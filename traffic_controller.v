==> flow/design.v <==
module traffic_controller(
    output reg [2:0] w_to_e,  
    output reg [2:0] w_to_n,  
    output reg [2:0] e_to_w,  
    output reg [2:0] e_to_n,  
    output reg [2:0] n_to_e,  
    output reg [2:0] n_to_w,  
    input wire clk,
    input wire rst
);
    parameter [2:0] PHASE1 = 3'b000;
    parameter [2:0] PHASE2 = 3'b001;
    parameter [2:0] PHASE3 = 3'b010;
    parameter [2:0] RED = 3'b100;
    parameter [2:0] YELLOW = 3'b010;
    parameter [2:0] GREEN = 3'b001;
    parameter [2:0] RED_YELLOW = 3'b110;
    parameter [1:0] RY = 2'b00;  
    parameter [1:0] G = 2'b01;   
    parameter [1:0] Y = 2'b10;   
    parameter [1:0] R = 2'b11;   
    reg [2:0] state;
    reg [1:0] sub_state;
    reg [26:0] count;  
    parameter [26:0] COUNT_THRESHOLD = 27'd100_000_000;
    always @(posedge clk or posedge rst) begin
        if (rst) begin
            state <= PHASE1;
            sub_state <= RY;
            count <= 27'b0;
        end else begin
            if (count >= COUNT_THRESHOLD - 1) begin
                count <= 27'b0;
                if (sub_state == R) begin
                    sub_state <= RY;
                    if (state != PHASE3)  state <= state + 1;
                    else state <= PHASE1;  
                end else begin
                    sub_state <= sub_state + 1;
                end
            end else begin
                count <= count + 1;
            end
        end
    end
    always @(state or sub_state) begin
        w_to_e = RED;
        w_to_n = RED;
        e_to_w = RED;
        e_to_n = RED;
        n_to_e = RED;
        n_to_w = RED;
        case (state)
            PHASE1: begin
                case (sub_state)
                    RY: begin
                        w_to_e = RED_YELLOW;
                        e_to_w = RED_YELLOW;
                        e_to_n = RED_YELLOW;
                    end
                    G: begin
                        w_to_e = GREEN;
                        e_to_w = GREEN;
                        e_to_n = GREEN;
                    end
                    Y: begin
                        w_to_e = YELLOW;
                        e_to_w = YELLOW;
                        e_to_n = YELLOW;
                    end
                    R: begin
                        w_to_e = RED;
                        e_to_w = RED;
                        e_to_n = RED;
                    end
                endcase
            end
            PHASE2: begin
                case (sub_state)
                    RY: begin
                        w_to_e = RED_YELLOW;
                        w_to_n = RED_YELLOW;
                        n_to_w = RED_YELLOW;
                    end
                    G: begin
                        w_to_e = GREEN;
                        w_to_n = GREEN;
                        n_to_w = GREEN;
                    end
                    Y: begin
                        w_to_e = YELLOW;
                        w_to_n = YELLOW;
                        n_to_w = YELLOW;
                    end
                    R: begin
                        w_to_e = RED;
                        w_to_n = RED;
                        n_to_w = RED;
                    end
                endcase
            end
            PHASE3: begin
                case (sub_state)
                    RY: begin
                        n_to_e = RED_YELLOW;
                        n_to_w = RED_YELLOW;
                        e_to_n = RED_YELLOW;
                    end
                    G: begin
                        n_to_e = GREEN;
                        n_to_w = GREEN;
                        e_to_n = GREEN;
                    end
                    Y: begin
                        n_to_e = YELLOW;
                        n_to_w = YELLOW;
                        e_to_n = YELLOW;
                    end
                    R: begin
                        n_to_e = RED;
                        n_to_w = RED;
                        e_to_n = RED;
                    end
                endcase
            end
        endcase
    end
endmodule
======== From RTL to reports: traffic_controller ========
The steps from the RTL of traffic_controller to its reports follow in flow order.
Line numbers count from 1 in the design file above.
Library cell names are shortened.
The mark - stands for no value.
design
  design top .............................. traffic_controller
  clock input ............................. clk
  library ................................. sky130hd
  library corner .......................... tt_025C_1v80

======== Elaborated design ========
Source: Yosys, flattened and elaborated, memories not mapped. Widths are those after wreduce. Registers that Yosys merges into a memory's read port (data or address) are not register bits. Print and check cells do not count. Equal cells are merged and count once.
storage and ports
  register bits ........................... 32
cells by class
  $add $sub $neg .......................... 3
  reductions and logical operators ........ 6
  equality and inequality tests ........... 6
  muxes and demuxes ....................... 10
  magnitude comparators ................... 1
operators with widths
  operator                                                                  number
  27-bit by 1-bit adder with 27-bit output (second input constant)          1
  27-bit greater-or-equal comparator (second input constant)                1
  27-bit two-way mux                                                        1
  3-bit two-way mux                                                         7
  3-bit case mux with 4-bit select                                          1
  2-bit OR reduction                                                        3
  2-bit == test (second input constant)                                     2
  3-bit by 1-bit adder with 3-bit output (second input constant)            1
  3-bit by 1-bit == test with 1-bit output (second input constant)          1
  3-bit by 2-bit == test with 1-bit output (second input constant)          1
  3-bit by 2-bit inequality test with 1-bit output (second input constant)  1
  3-bit zero test                                                           1
  2-bit by 1-bit adder with 2-bit output (second input constant)            1
  2-bit by 1-bit == test with 1-bit output (second input constant)          1
  2-bit zero test                                                           1
  2-bit AND reduction                                                       1
  2-bit two-way mux                                                         1

======== Logic depth ========
Yosys ltp: most cells in a row. Word level: on the elaborated netlist, between registers, memories and ports. Mapped: between sequential cells and ports; inverters and the memories' decode and read muxes count.
logic depth
  word-level depth ........................ 3
  ABC_AREA ................................ 0
  depth in mapped cells ................... 8
  mapped depth without buffers ............ 6

======== Netlist ========
The flow's flattened synthesis, as Yosys stat reports it; memories are mapped. The netlist is that of the ABC_AREA named above (0 if unset); the other value can give another one.
mapped netlist
  standard cells after synthesis .......... 190
  buffers ................................. 5
  chip area (Yosys) ....................... 1759.2 µm²
  sequential part of the area ............. 800.8 µm²
  mapped flip-flops ....................... 32
cells by type
  cell type  number
  dfrtp_1    32
  xor2_1     16
  nor2_1     36
  xnor2_1    9
  nand3_1    13
  ha_1       5
  nand4_1    7
  nor3_1     8
  and2_1     6
  and3_1     6
  nand2_1    9
  inv_1      7
  o21ai_0    4
  or2_2      3
  a211oi_2   1
  nand2b_1   2
  nor2b_1    2
  nor4_1     2
Other cell types: 20; their cells: 22.

======== Worst setup path after synthesis ========
OpenSTA on the mapped netlist: ideal clock, no wires. The path of least setup slack (recovery checks aside). Input and output delay are each 20% of the period. Register names are those of the netlist, which keeps one name where synthesis merged equal registers.
timing path after synthesis
  kind .................................... register to register
  start ................................... register count[0]
  end ..................................... register count[22]
  delay of the path ....................... 1.905 ns
  launch time at the first pin ............ 0.000 ns
  setup time .............................. 0.119 ns
  data required time ...................... 1.891 ns
  arrival time ............................ 1.786 ns
  path slack .............................. 0.105 ns
  clock period ............................ 2.01 ns
  buffers on the path ..................... 2
  stages .................................. 9
  period reached after synthesis .......... 1.905 ns
"delay of the path" = arrival - input delay + setup time.
"stages" counts driving pins, that of a launching flip-flop among them; a cell with two outputs on the path counts twice.
"period reached after synthesis" is the clock period less the worst setup slack; recovery checks do not enter. This is arithmetic on one report: input and output delays are still those of the set period (20% each).
The rows between start and end are the longest chain of elaborated cells between them; the timing report does not say that the signal goes this way. Where chains are equally long, one stands for them.
A line is the first line of the expression or statement that the cell stems from. Yosys adds cells for indexed reads and writes and turns some case tables into memories.
At most two assigning lines are given for a register; there are more.
on the way, after synthesis
  cell sequence ........................... dfrtp_1 -> ha_1 -> nand3_1 -> a211o_1 -> a211oi_2 -> or2_2 -> buf_4 -> buf_6 -> nor2_1
  cells in the longest elaborated chain ... 2
RTL lines, path after synthesis
  item                                      line  text
  start, declared                           24    reg [26:0] count;
  start, assigned                           30    count <= 27'b0;
  start, assigned                           42    count <= count + 1;
  27-bit by 1-bit adder with 27-bit output  42
  27-bit two-way mux                        32    if (count >= COUNT_THRESHOLD - 1) begin
  end, assigned                             33    count <= 27'b0;
  end, assigned                             42
  end, declared                             24

======== Worst path after layout ========
From the final timing report of entry A: the path of least setup slack in the routed layout; clock arrival at registers is part of the times.
timing path post-layout
  kind .................................... register to output
  start ................................... register sub_state[0]
  end ..................................... output port e_to_n[2]
  launch time at the first pin ............ 0.33 ns
  data required time ...................... 1.57 ns
  stages .................................. 7
  clock period ............................ 1.96 ns
  buffers on the path ..................... 1
  path slack .............................. -0.15 ns
  output delay ............................ 0.39 ns
  arrival time ............................ 1.72 ns
The rows between start and end are the longest chain of elaborated cells between them; the timing report does not say that the signal goes this way. Where chains are equally long, one stands for them.
At most two assigning lines are given for a register; there are more.
on the way, post-layout
  cell sequence ........................... dfrtp_1 -> inv_2 -> ha_4 -> nand2_2 -> or2_4 -> and2_1 -> buf_2
  cells in the longest elaborated chain ... 3
RTL lines, path post-layout
  item                              line  text
  start, declared                   23    reg [1:0] sub_state;
  start, assigned                   29    sub_state <= RY;
  start, assigned                   39    sub_state <= sub_state + 1;
  2-bit == test                     55    case (sub_state)
  3-bit case mux with 4-bit select  55
  3-bit two-way mux                 53    case (state)
  end, declared                     5     output reg [2:0] e_to_n,

Subject: flow runs of traffic_controller

Hi,

Measured results for traffic_controller: 2 stored runs of the Yosys and OpenROAD flow on sky130hd. The settings differ; the order carries no meaning. The constraints put input and output delay at 20% of the set period each and load the outputs with 0.01 pF.
By "achieved clock period (ns)" is meant the clock period of the run minus its worst setup slack. This is arithmetic on one report: input and output delays are still those of the set period (20% each).
"worst setup path time (ns)" = time allowed to the worst setup path (clock period - input delay - output delay, where it has them) - its slack; a late launch clock adds to it, a late capture clock takes from it.
"finish__power__total": no workload was simulated; the value follows from the tool's default switching activity.

Flow files of entry A
==> flow/run.sh <==
#!/bin/bash
# the make line also repeats the synthesis and layout settings of config.mk as NAME=value (left out here)
make -C /OpenROAD-flow-scripts/flow DESIGN_CONFIG=/design/flow/config.mk WORK_HOME=/design/flow/orfs CLKGATE_MAP_FILE= finish
==> flow/config.mk <==
export PLATFORM = sky130hd
export DESIGN_NAME = traffic_controller
export DESIGN_NICKNAME = traffic_controller
export VERILOG_FILES = /design/flow/design.v
export SDC_FILE = /design/flow/constraint.sdc
export NUM_CORES = 4
export LEC_CHECK = 0
export CAP_MARGIN = 20
export CELL_PAD_IN_SITES_DETAIL_PLACEMENT = 0
export CORE_MARGIN = 2
export CORE_UTILIZATION = 54
export CTS_CLUSTER_SIZE = 83
export GPL_TIMING_DRIVEN = 0
export SLEW_MARGIN = 20
==> flow/constraint.sdc <==
create_clock -name core_clock -period 1.96 [get_ports {clk}]
set_input_delay 0.3920 -clock core_clock [delete_from_list [all_inputs] [get_ports {clk}]]
set_output_delay 0.3920 -clock core_clock [all_outputs]
set_load 0.01 [all_outputs]

report of entry A
yosys chip area after synthesis (um^2): 1759.2
finish__design__die__area: 3730.2
finish__design__instance__area__stdcell: 2339.7
finish__design__instance__utilization: 0.7602
finish__timing__setup__ws: -0.150
finish__timing__setup__tns: -0.467
finish__timing__hold__ws: 0.459
finish__power__total: 1.021e-03
achieved clock period (ns): 2.110
worst setup path time (ns): 1.72
worst setup path kind: register to output

Flow files of entry B
==> flow/run.sh <==
#!/bin/bash
# the make line also repeats the synthesis and layout settings of config.mk as NAME=value (left out here)
make -C /OpenROAD-flow-scripts/flow DESIGN_CONFIG=/design/flow/config.mk WORK_HOME=/design/flow/orfs CLKGATE_MAP_FILE= finish
==> flow/config.mk <==
export PLATFORM = sky130hd
export DESIGN_NAME = traffic_controller
export DESIGN_NICKNAME = traffic_controller
export VERILOG_FILES = /design/flow/design.v
export SDC_FILE = /design/flow/constraint.sdc
export NUM_CORES = 4
export LEC_CHECK = 0
export CAP_MARGIN = 20
export CELL_PAD_IN_SITES_DETAIL_PLACEMENT = 2
export CORE_MARGIN = 2
export CORE_UTILIZATION = 56
export CTS_CLUSTER_SIZE = 52
export GPL_ROUTABILITY_DRIVEN = 1
export GPL_TIMING_DRIVEN = 1
export SETUP_SLACK_MARGIN = 0.75
export SLEW_MARGIN = 5
==> flow/constraint.sdc <==
create_clock -name core_clock -period 3.2 [get_ports {clk}]
set_input_delay 0.6400 -clock core_clock [delete_from_list [all_inputs] [get_ports {clk}]]
set_output_delay 0.6400 -clock core_clock [all_outputs]
set_load 0.01 [all_outputs]

report of entry B: did not finish, place, DPL-0033

Regards
